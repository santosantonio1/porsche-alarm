==> flow/design.v <==
module debouncer( 
    input clock, reset, noisy,
    output reg clean 
);
    reg [19:0] count;
    reg new_input;
    always @(posedge clock)
    begin
        if (reset) begin 
            new_input <= noisy; 
            clean <= noisy; 
            count <= 20'd0;
        end
        else  
        begin 
            if (noisy != new_input) begin
                new_input <= noisy; 
                count <= 0;
            end
            else if (count == 20'd1_000_000)  
                clean <= new_input;
            else 
                count <= count + 20'd1;
        end
    end
endmodule
`timescale 1ns / 1ps
module display(
    input clock,
    input reset,
    input [5:0] d1,
    input [5:0] d2,
    input [5:0] d3,
    input [5:0] d4,
    input [5:0] d5,
    input [5:0] d6,
    input [5:0] d7,
    input [5:0] d8,
    output [7:0] dec_cat,
    output [7:0] an
    );    
    reg [2:0] selected;
    always @(posedge clock, posedge reset) begin
        if(reset) begin
            selected <= 3'd0;
        end
        else begin
            if(timer1ms) begin
                selected <= selected + 3'd1;
            end
        end
    end
    reg [7:0] cathode;
    always @* begin
        case(selected)
            3'b000:  cathode = {segments[d1[4:1]], ~d1[0]};
            3'b001:  cathode = {segments[d2[4:1]], ~d2[0]};
            3'b010:  cathode = {segments[d3[4:1]], ~d3[0]};
            3'b011:  cathode = {segments[d4[4:1]], ~d4[0]};
            3'b100:  cathode = {segments[d5[4:1]], ~d5[0]};
            3'b101:  cathode = {segments[d6[4:1]], ~d6[0]};
            3'b110:  cathode = {segments[d7[4:1]], ~d7[0]};
            default: cathode = {segments[d8[4:1]], ~d8[0]};  
        endcase
    end
    reg [7:0] anode;
    always @* begin
        case(selected)
            3'b000:  anode = (d1[5] == 1'b1) ? 8'b0111_1111 : 8'b1111_1111; 
            3'b001:  anode = (d2[5] == 1'b1) ? 8'b1011_1111 : 8'b1111_1111;
            3'b010:  anode = (d3[5] == 1'b1) ? 8'b1101_1111 : 8'b1111_1111;
            3'b011:  anode = (d4[5] == 1'b1) ? 8'b1110_1111 : 8'b1111_1111;
            3'b100:  anode = (d5[5] == 1'b1) ? 8'b1111_0111 : 8'b1111_1111;
            3'b101:  anode = (d6[5] == 1'b1) ? 8'b1111_1011 : 8'b1111_1111;
            3'b110:  anode = (d7[5] == 1'b1) ? 8'b1111_1101 : 8'b1111_1111;
            default: anode = (d8[5] == 1'b1) ? 8'b1111_1110 : 8'b1111_1111;  
        endcase
    end
    wire [6:0] segments [15:0];
    assign segments[0] = 7'b1000000;
    assign segments[1] = 7'b1111001;
    assign segments[2] = 7'b0100100;
    assign segments[3] = 7'b0110000;
    assign segments[4] = 7'b0011001;
    assign segments[5] = 7'b0010010;
    assign segments[6] = 7'b0000010;
    assign segments[7] = 7'b1111000;
    assign segments[8] = 7'b0000000;
    assign segments[9] = 7'b0010000;
    assign segments[10] = 7'b0001000;
    assign segments[11] = 7'b0000011;
    assign segments[12] = 7'b1000110;
    assign segments[13] = 7'b0100001;
    assign segments[14] = 7'b0000110;
    assign segments[15] = 7'b0001110;
    reg timer1ms;
    reg [16:0] counter;
    always @(posedge clock, posedge reset) begin
        if(reset) begin
            timer1ms <=  1'b0;
            counter  <= 17'd0;
        end
        else begin
            if(counter == 17'd100_000) begin
                timer1ms <= 1'b1;
                counter <= 17'd0;
            end
            else begin
                timer1ms <= 1'b0;
                counter <= counter + 17'd1;
            end
        end
    end
    assign an = anode;
    assign dec_cat = cathode;
endmodule
module fsm(
    input clock, reset, ignition, door_driver, door_pass, one_hz_enable, expired, reprogram,
    output start_timer, status, enable_siren, 
    output[1:0] interval, ARM_EA_DISPLAY,
    output[2:0] EA_DISPLAY
);
reg[2:0] EA, PE;
reg[1:0] ARM_EA, ARM_PE, time_sel;
wire arm;
always @(posedge clock, posedge reset)
begin
    if(reset) begin
        EA <= 0;
    end else begin
        EA <= PE;
    end
end
always @*
begin
    if(reprogram) begin 
        PE <= 0;
    end else begin 
    if(ignition)  PE <= 1;
    else begin
        case(EA)
            0:
            begin
                if(door_driver || door_pass)    PE <= 2;
                else        PE <= 0;
            end
            1:
            begin
                if(expired && arm)  PE <= 0;
                else PE <= 1;
            end
            2:
            begin
                if(expired)     PE <= 3;
                else            PE <= 2;
            end
            3:
            begin
                if(!door_driver && !door_pass)     PE <= 4;
                else    PE <= 3;
            end
            4:
            begin
                if(expired)     PE <= 0;
                else if(door_driver || door_pass)   PE <= 3;
                else    PE <= 4;
            end
            default: PE <= 0;
        endcase
        end
    end
end
always @(posedge clock, posedge reset)
begin
    if(reset) begin
        ARM_EA <= 0;
    end else begin
        ARM_EA <= ARM_PE;
    end
end
always @*
begin
    case(ARM_EA)
        0:
        begin
            if(!ignition)     ARM_PE <= 1;
            else        ARM_PE <= 0;
        end 
        1:
        begin
            if(ignition) ARM_PE <= 0;
            else if(door_driver)       ARM_PE <= 2;
            else        ARM_PE <= 1;
        end
        2:
        begin
            if(ignition)      ARM_PE <= 0;
            else if(!door_driver && !door_pass)      ARM_PE <= 3;
            else        ARM_PE <= 2;
        end 
        3:
        begin
            if(ignition)      ARM_PE <= 0;
            else if(door_driver || door_pass)   ARM_PE <= 2;
            else        ARM_PE <= 3;
        end 
    endcase
end
always @(posedge clock, posedge reset)
begin
    if(reset) begin
        time_sel <= 1;
    end else begin
        case(EA)
            0:
            begin
                if(door_pass) time_sel <= 2;
                else time_sel <= 1;
            end
            1:   time_sel <= 0;
            2:   time_sel <= 3;
        endcase
    end
end
assign start_timer = (EA == 2 && expired)        || 
                     (EA == 1 && ARM_EA == 2 && ARM_PE == 3)  ||
                     (EA == 0 && PE == 2)     ||
                     (EA == 3 && PE == 4);
assign arm = (ARM_EA == 3);
assign status = ((EA == 0 && (one_hz_enable)) || (EA == 2) || (EA == 3) || EA == (4));
assign enable_siren = (EA == 3 || EA == 4);
assign interval = time_sel;
assign EA_DISPLAY = EA;
assign ARM_EA_DISPLAY = ARM_EA;
endmodule
module fuel_pump(
    input clock, reset, ignition, switch, pedal,
    output status
);
reg EA, PE;
always @(posedge clock, posedge reset) 
begin
    if(reset) begin
        EA <= 0;
    end else begin
        EA <= PE;
    end
end
always @* 
begin
    case(EA)
        0:
            if(switch && pedal && ignition)     PE <= 1;
            else            PE <= 0;
        1:
            if(!ignition)   PE <= 0;
            else            PE <= 1;
    endcase    
end
assign status = (EA == 1) ? 1 : 0;
endmodule
module siren_generator(
    input enable_siren, half_hz_enable,
    output[2:0] siren
);
assign siren = (enable_siren && half_hz_enable) ? 3'b001 :
               (enable_siren && !half_hz_enable) ? 3'b100 : 0;
endmodule
module top(
    input clock, reset, ignition, door_driver, door_pass, hidden_sw, pedal, reprogram,
    input[1:0] time_select_param,
    input[3:0] time_value,
    output status, fuel_pump_status,
    output[2:0] siren,
    output[7:0] an, dec_cat
);
wire[2:0] EA, PE;
wire c_ignition, c_door_driver, c_door_pass, c_hidden_sw, c_pedal, c_reprogram;
wire tsp1, tsp0, t3, t2, t1, t0; 
wire[1:0] ARM_EA, TIMER_EA, interval;
wire one_hz_enable, half_hz_enable, expired, start_timer, arm, enable_siren;
wire[3:0] value, value_display;
debouncer DEB_IG(
    clock, reset, ignition, c_ignition
);
debouncer DEB_DOOR_DRIVER(
    clock, reset, door_driver, c_door_driver
);
debouncer DEB_DOOR_PASS(
    clock, reset, door_pass, c_door_pass
);
debouncer DEB_HIDDEN_SW(
    clock, reset, hidden_sw, c_hidden_sw
);
debouncer DEB_PEDAL(
    clock, reset, pedal, c_pedal
);
debouncer DEB_REPROGRAM(
    clock, reset, reprogram, c_reprogram
);
debouncer DEB_TIME_SELECT_PARAM_1(
    clock, reset, time_select_param[1], tsp1
);
debouncer DEB_TIME_SELECT_PARAM_0(
    clock, reset, time_select_param[0], tsp0
);
debouncer DEB_TIME_VALUE_3(
    clock, reset, time_value[3], t3
);
debouncer DEB_TIME_VALUE_2(
    clock, reset, time_value[2], t2
);
debouncer DEB_TIME_VALUE_1(
    clock, reset, time_value[1], t1
);
debouncer DEB_TIME_VALUE_0(
    clock, reset, time_value[0], t0
);
fuel_pump FUEL_PUMP_DRIVER(
    clock, reset, c_ignition, c_hidden_sw, c_pedal, fuel_pump_status
);
siren_generator SIREN_GENERATOR_DRIVER(
    enable_siren, half_hz_enable, siren
);
time_parameters TIME_CONTROL_DRIVER(
    clock, reset, {tsp1, tsp0}, {t3, t2, t1, t0}, c_reprogram, interval, value
);
timer TIMER_DRIVER(
    clock, reset, start_timer, value, expired, one_hz_enable, half_hz_enable, value_display, TIMER_EA
);
display DISPLAY_DRIVER(
    .clock(clock), .reset(reset), 
    .d1({1'b1, 1'b0, EA, 1'b0}), 
    .d2({1'b1, 2'b00, ARM_EA, 1'b0}), 
    .d3(0),
    .d4({1'b1, 2'b0, {tsp1, tsp0}, 1'b0}), 
    .d5({1'b1, {t3,t2,t1,t0}, 1'b0}), 
    .d6(0), 
    .d7({1'b1, 2'b00, TIMER_EA, 1'b0}), 
    .d8({1'b1, value_display, 1'b0}),
    .an(an), .dec_cat(dec_cat)
);
fsm FSM_DRIVER(
    .clock(clock), 
    .reset(reset), 
    .ignition(c_ignition), 
    .door_driver(c_door_driver), 
    .door_pass(c_door_pass), 
    .one_hz_enable(one_hz_enable), 
    .expired(expired), 
    .reprogram(c_reprogram),
    .start_timer(start_timer), 
    .status(status), 
    .enable_siren(enable_siren), 
    .interval(interval), 
    .ARM_EA_DISPLAY(ARM_EA),
    .EA_DISPLAY(EA)
);
endmodule
module time_parameters(
    input clock,
    input reset,
    input [1:0]  time_param_sel,
    input [3:0]  time_value, 
    input        reprogram, 
    input [1:0]  interval,
    output [3:0] value
);
reg [3:0] T_ARM_DELAY;               
reg [3:0] T_DRIVER_DELAY;            
reg [3:0] T_PASSENGER_DELAY;         
reg [3:0] T_ALARM_ON;                
always @(posedge clock, posedge reset) begin
    if(reset) begin
        T_ARM_DELAY       <= 4'b0110;    
        T_DRIVER_DELAY    <= 4'b1000;    
        T_PASSENGER_DELAY <= 4'b1111;    
        T_ALARM_ON        <= 4'b1010;    
    end
    else begin
        if(reprogram) begin
            case(time_param_sel)
                2'b00: T_ARM_DELAY       <= time_value;
                2'b01: T_DRIVER_DELAY    <= time_value;
                2'b10: T_PASSENGER_DELAY <= time_value;
                2'b11: T_ALARM_ON        <= time_value;
                default: T_ALARM_ON      <= time_value;
            endcase
        end
    end
end
assign value  =  (interval == 2'b00)         ? T_ARM_DELAY      :
                 (interval == 2'b01)      ? T_DRIVER_DELAY   :
                 (interval == 2'b10)   ? T_PASSENGER_DELAY: 
                 (interval == 2'b11)          ? T_ALARM_ON : 4'b0000;
endmodule
module timer(
    input clock, reset, start_timer, 
    input[3:0] value,
    output expired, one_hz_enable, half_hz_enable,
    output[3:0] value_display,
    output[1:0] EA_DISPLAY
);
reg[1:0] EA, PE;
reg[30:0] t, hz_counter;
reg[3:0] t_seg;
reg ohze, hhze;
always @(posedge clock, posedge reset)
begin
    if(reset) begin
        EA <= 0;
    end else begin
        EA <= PE;
    end
end
always @*
begin
    case(EA)
    0: 
    begin
        if(start_timer) PE <= 1;
        else PE <= 0;
    end
    1:      
    begin
            PE <= 2;
    end
    2: 
    begin
            if(start_timer)      PE <= 1;
            else if(t_seg<=0)    PE <= 3;
            else                 PE <= 2;
    end
    3:
    begin
            PE <= 0;
    end
    endcase
end
always @(posedge clock, posedge reset)
begin
    if(reset) begin
        t_seg <= 0;
        t <= 0;  
    end else begin
        case(EA)
        1:
        begin
            t_seg <= value;
            t <= 0;     
        end
        2: 
        begin
            if(t < 100_000_000) begin
                t <= t + 1;
            end else begin
                t <= 0;
                t_seg <= t_seg - 1;
            end    
        end
        default:
        begin
            t <= 0;
            t_seg <= 0;
        end
        endcase
    end
end
always @(posedge clock, posedge reset)
begin
    if(reset) begin
        hhze <= 0;
        ohze <= 0;
        hz_counter <= 0;
    end else begin
        if(hz_counter < 100_000_000) begin
            hz_counter <= hz_counter + 1;
            if(hz_counter == 50_000_000)
                hhze <= 1;
        end else begin
            hhze <= 0;
            ohze <= !ohze;
            hz_counter <= 0;
        end
    end
end
assign expired = (EA == 3);
assign one_hz_enable = ohze;
assign half_hz_enable = hhze;
assign value_display = t_seg;
assign EA_DISPLAY = EA;
endmodule
# ---- From RTL to reports: top
# The steps from the RTL of top to its reports follow in flow order.
# Lines are those of the file above, counted from 1.
# Operators carry their Yosys type and port widths (W data, S select, Z words).
# Cell names lack the library's common part.
# Not given: --
dict set report inputs {
  top_module {top}
  clock {clock}
  lib {sky130hd}
  lib_corner {tt_025C_1v80}
}

# ---- Elaborated design
# Counts by Yosys on the flattened word-level netlist (proc, flatten, opt, wreduce; memories kept). Register bits leave out memories and registers merged into their read ports (data or address). Print and check cells are left out.
dict set report op_classes {
  addsub 17
  compare 3
  n_eq 98
  muxes 110
  n_logic 1
  reduce_logical 90
}
# operator n
set op_table {}
lappend op_table {{$add A20 B1 Y20 const B} 12}
lappend op_table {{$eq A20 B20 Y1 const B} 12}
lappend op_table {{$pmux W7 S16} 2}
lappend op_table {{$pmux W8 S6} 2}
lappend op_table {{$mux W31} 3}
lappend op_table {{$pmux W7 S4} 3}
lappend op_table {{$mux W1} 73}
lappend op_table {{$eq A4 B4 Y1 const B} 16}
lappend op_table {{$add A31 B1 Y31 const B} 2}
lappend op_table {{$lt A31 B27 Y1 const B} 2}
lappend op_table {{$pmux W7 S8} 1}
lappend op_table {{$reduce_bool A2 Y1} 24}
lappend op_table {{$reduce_and A2 Y1} 16}
lappend op_table {{$eq A4 B3 Y1 const B} 8}
lappend op_table {{$eq A31 B26 Y1 const B} 1}
lappend op_table {{$ne A2 B2 Y1 const B} 14}
lappend op_table {{$reduce_or A2 Y1} 13}
lappend op_table {{$eq A3 B3 Y1 const B} 8}
lappend op_table {{$logic_not A4 Y1} 6}
lappend op_table {{$mux W3} 7}
lappend op_table {{$mux W4} 5}
lappend op_table {{$eq A2 B2 Y1 const B} 9}
lappend op_table {{$add A17 B1 Y17 const B} 1}
lappend op_table {{$eq A17 B17 Y1 const B} 1}
lappend op_table {{$mux W17} 1}
lappend op_table {{$eq A4 B2 Y1 const B} 4}
lappend op_table {{$pmux W2 S4} 2}
lappend op_table {{$eq A3 B2 Y1 const B} 5}
# Not listed: further kinds 19, cells in them 66.
dict set report bits {
  regBits 379
  in_bits 14
  output_inout_bits 21
}

# ---- Depth
# Longest topological path by Yosys (ltp), each cell counted once; first at word level (registers and memories cut), then after technology mapping (sequential cells cut; the memories' decode and read muxes count).
dict set report logic_depth {
  depth_word 12
  abc_area 0
  depth_mapped 9
  depth_no_buf 8
}

# ---- Synthesis result
# Yosys stat after the flow's synthesis: flattened, memories mapped to cells. It holds for the ABC_AREA given above (unset counts as 0); a run with the other value may have another netlist.
# The area totals of this step are shown rounded.
# type n area_total_um2
set by_type {}
lappend by_type {dfxtp_1 240 4.8E+03}
lappend by_type {dfrtp_1 107 2.68E+03}
lappend by_type {xor2_1 149 1.31E+03}
lappend by_type {nor2_1 346 1.3E+03}
lappend by_type {xnor2_1 120 1.05E+03}
lappend by_type {edfxtp_1 24 720.691}
lappend by_type {nand3_1 128 640.614}
lappend by_type {nand2_1 153 574.301}
lappend by_type {ha_1 44 550.528}
lappend by_type {nand4_1 71 444.176}
lappend by_type {mux2_2 31 349.085}
lappend by_type {a21oi_1 59 295.283}
lappend by_type {and4_1 31 271.51}
lappend by_type {dfstp_2 10 262.752}
lappend by_type {and3_1 41 256.496}
lappend by_type {inv_1 68 255.245}
lappend by_type {nor3_1 51 255.245}
lappend by_type {o21ai_0 43 215.206}
# Other cell types: 52; their cells: 323.
dict set report mapped {
  cell_count 2039
  area_um2 18500
  flip_flops 381
  buf_cells 65
}
# The figures by module come from a second, unflattened synthesis with its own total; it is not the netlist above.
dict set report unflattened {
  cells_unflattened 2351
  hier_area_um2 21010
}
# Each row is one instance without its submodules.
# mod n_inst n_cells mod_area_um2 mod_seq_area_um2
set modules {}
lappend modules {debouncer 12 122 1092 460.4}
lappend modules {timer 1 363 3635 1752}
lappend modules {display 1 419 2993 525.5}
lappend modules {time_parameters 1 41 728.2 411.6}
lappend modules {fsm 1 54 475.5 176.4}
lappend modules {fuel_pump 1 4 40.0 25.0}
lappend modules {siren_generator 1 4 27.5 0.0}
lappend modules {top 1 2 7.5 0.0}

# ---- Worst setup path after synthesis
# OpenSTA on the mapped netlist: ideal clock, no wires. The path of least setup slack (recovery checks aside). Input and output delay are each 20% of the period. Register names are those of the netlist, which keeps one name where synthesis merged equal registers.
dict set report synth_timing {
  path_kind {input to register}
  startpoint {input reset}
  endpoint {register DEB_DOOR_DRIVER.clean}
  period_ns 5.68
  setup_ns 0.438
  t_arrival_ns 5.259
  required_ns 5.242
  setup_slack_ns -0.018
  path_delay_ns 4.561
  path_stages 4
  path_buffers 2
  synth_period_reached_ns 5.698
}
# "path_delay_ns" is the arrival time less input delay plus setup time.
# "path_stages" counts driving pins, that of a launching flip-flop among them; a cell with two outputs on the path counts twice.
# "synth_period_reached_ns" is the clock period less the worst setup slack; recovery checks do not enter. This is arithmetic on one report: input and output delays are still those of the set period (20% each).
# The rows between start and end are the longest chain of elaborated cells between them; the timing report does not say that the signal goes this way. Where chains are equally long, one stands for them.
# Each line given opens the expression or statement behind the cell; cells for indexed reads and writes are added by Yosys, which also makes memories of some case tables.
# The path ends at the enable pin of a flip-flop; only ways to that pin are counted.
dict set report synth_between {
  path_cell_list {inv_1 -> clkbuf_1 -> clkbuf_1 -> nand2_1}
  elab_chain_cells 2
  cells_between 3
}
# item line
set synth_lines {}
lappend synth_lines {{start: declaration} 270} ;# input clock, reset, ignition, door_driver, door_pass, hidden_sw, pedal, reprogram,
lappend synth_lines {{$ne A2 B2 Y1} --}
lappend synth_lines {{$reduce_and A2 Y1} --}
lappend synth_lines {{end: assignment} 11} ;# clean <= noisy;
lappend synth_lines {{end: assignment} 21} ;# clean <= new_input;
lappend synth_lines {{end: declaration} 3} ;# output reg clean

# ---- Path in the finished layout
# From the final timing report of flow run A: the path of least setup slack in the routed layout; clock arrival at registers is part of the times.
dict set report layout_timing {
  path_kind {register to output}
  startpoint {register DISPLAY_DRIVER.selected[2]}
  endpoint {output dec_cat[4]}
  period_ns 8.75
  out_delay_ns 1.75
  t_arrival_ns 3.73
  required_ns 7.00
  setup_slack_ns 3.27
  path_stages 8
  path_buffers 1
}
# The rows between start and end are the longest chain of elaborated cells between them; the timing report does not say that the signal goes this way. Where chains are equally long, one stands for them.
dict set report layout_between {
  path_cell_list {dfrtp_1 -> clkinv_1 -> ha_1 -> or2_2 -> nor2_1 -> o21ai_0 -> o221ai_1 -> clkdlybuf4s50_1}
  elab_chain_cells 3
  cells_between 9
}
# item line
set layout_lines {}
lappend layout_lines {{start: declaration} 42} ;# reg [2:0] selected;
lappend layout_lines {{start: assignment} 45} ;# selected <= 3'd0;
lappend layout_lines {{start: assignment} 49} ;# selected <= selected + 3'd1;
lappend layout_lines {{$eq A3 B2 Y1} 55} ;# case(selected)
lappend layout_lines {{$reduce_or A2 Y1} --}
lappend layout_lines {{$pmux W8 S6} 55}
lappend layout_lines {{end: declaration} 275} ;# output[7:0] an, dec_cat

# Flow runs of top

Settings and measured results of 2 stored flow runs for module top (sky130hd), not sorted in any way. The constraints put input and output delay at 20% of the set period each and load the outputs with 0.01 pF.
"clock_period_reached_ns" is the run's clock period less its worst setup slack. It is reckoned from that one timing run; input and output delays stay at 20% of the period that was set.
"worst_path_allowed_less_slack_ns": the worst setup path's part of the clock period (all of it between registers, 20% less for each end at a port) less its slack. A launch clock that arrives late makes it longer, a capture clock that arrives late makes it shorter.
"power.total_mw" rests on the timing tool's default activity at the inputs, not on a simulated workload.
The results are shown rounded.

[flow] flow run A: files
==> flow/run.sh <==
#!/bin/bash
# the make line also repeats the synthesis and layout settings of config.mk as NAME=value (left out here)
make -C /OpenROAD-flow-scripts/flow DESIGN_CONFIG=/design/flow/config.mk WORK_HOME=/design/flow/orfs CLKGATE_MAP_FILE= finish
==> flow/config.mk <==
export PLATFORM = sky130hd
export DESIGN_NAME = top
export DESIGN_NICKNAME = top
export VERILOG_FILES = /design/flow/design.v
export SDC_FILE = /design/flow/constraint.sdc
export NUM_CORES = 4
export LEC_CHECK = 0
export CAP_MARGIN = 20
export CELL_PAD_IN_SITES_GLOBAL_PLACEMENT = 1
export CORE_MARGIN = 2
export CORE_UTILIZATION = 45
export CTS_CLUSTER_DIAMETER = 47
export PLACE_DENSITY_LB_ADDON = 0.3
export SLEW_MARGIN = 20
export TNS_END_PERCENT = 75
==> flow/constraint.sdc <==
create_clock -name core_clock -period 8.75 [get_ports {clock}]
set_input_delay 1.7500 -clock core_clock [delete_from_list [all_inputs] [get_ports {clock}]]
set_output_delay 1.7500 -clock core_clock [all_outputs]
set_load 0.01 [all_outputs]

[flow] flow run A: metrics
[metrics] yosys.chip_area_um2 = 18500
[metrics] worst_path_allowed_less_slack_ns = 3.73
[metrics] path_kind = register to output
[metrics] tns_ns = 0.000
[metrics] power.total_mw = 4.329
[metrics] design_die_area_um2 = 42740
[metrics] post_route_util_pct = 51.5
[metrics] clock_period_reached_ns = 5.475
[metrics] finalCellArea_um2 = 20970
[metrics] ws_setup_ns = 3.275
[metrics] timing.hold.ws_ns = 0.487

[flow] flow run B: files
==> flow/run.sh <==
#!/bin/bash
# the make line also repeats the synthesis and layout settings of config.mk as NAME=value (left out here)
make -C /OpenROAD-flow-scripts/flow DESIGN_CONFIG=/design/flow/config.mk WORK_HOME=/design/flow/orfs CLKGATE_MAP_FILE= finish
==> flow/config.mk <==
export PLATFORM = sky130hd
export DESIGN_NAME = top
export DESIGN_NICKNAME = top
export VERILOG_FILES = /design/flow/design.v
export SDC_FILE = /design/flow/constraint.sdc
export NUM_CORES = 4
export LEC_CHECK = 0
export ABC_AREA = 1
export CAP_MARGIN = 40
export CELL_PAD_IN_SITES_GLOBAL_PLACEMENT = 0
export CORE_MARGIN = 2
export CORE_UTILIZATION = 40
export GPL_ROUTABILITY_DRIVEN = 1
export MAX_ROUTING_LAYER = met4
export PLACE_DENSITY_LB_ADDON = 0.06
export SETUP_SLACK_MARGIN = -0.35
export SLEW_MARGIN = 35
==> flow/constraint.sdc <==
create_clock -name core_clock -period 5.35 [get_ports {clock}]
set_input_delay 1.0700 -clock core_clock [delete_from_list [all_inputs] [get_ports {clock}]]
set_output_delay 1.0700 -clock core_clock [all_outputs]
set_load 0.01 [all_outputs]

[flow] flow run B: metrics
[metrics] finalCellArea_um2 = 23200
[metrics] clock_period_reached_ns = 4.161
[metrics] yosys.chip_area_um2 = 20650
[metrics] design_die_area_um2 = 53460
[metrics] worst_path_allowed_less_slack_ns = 3.09
[metrics] path_kind = register to output
[metrics] tns_ns = 0.000
[metrics] ws_setup_ns = 1.189
[metrics] power.total_mw = 6.789
[metrics] post_route_util_pct = 45.3
[metrics] timing.hold.ws_ns = 0.473
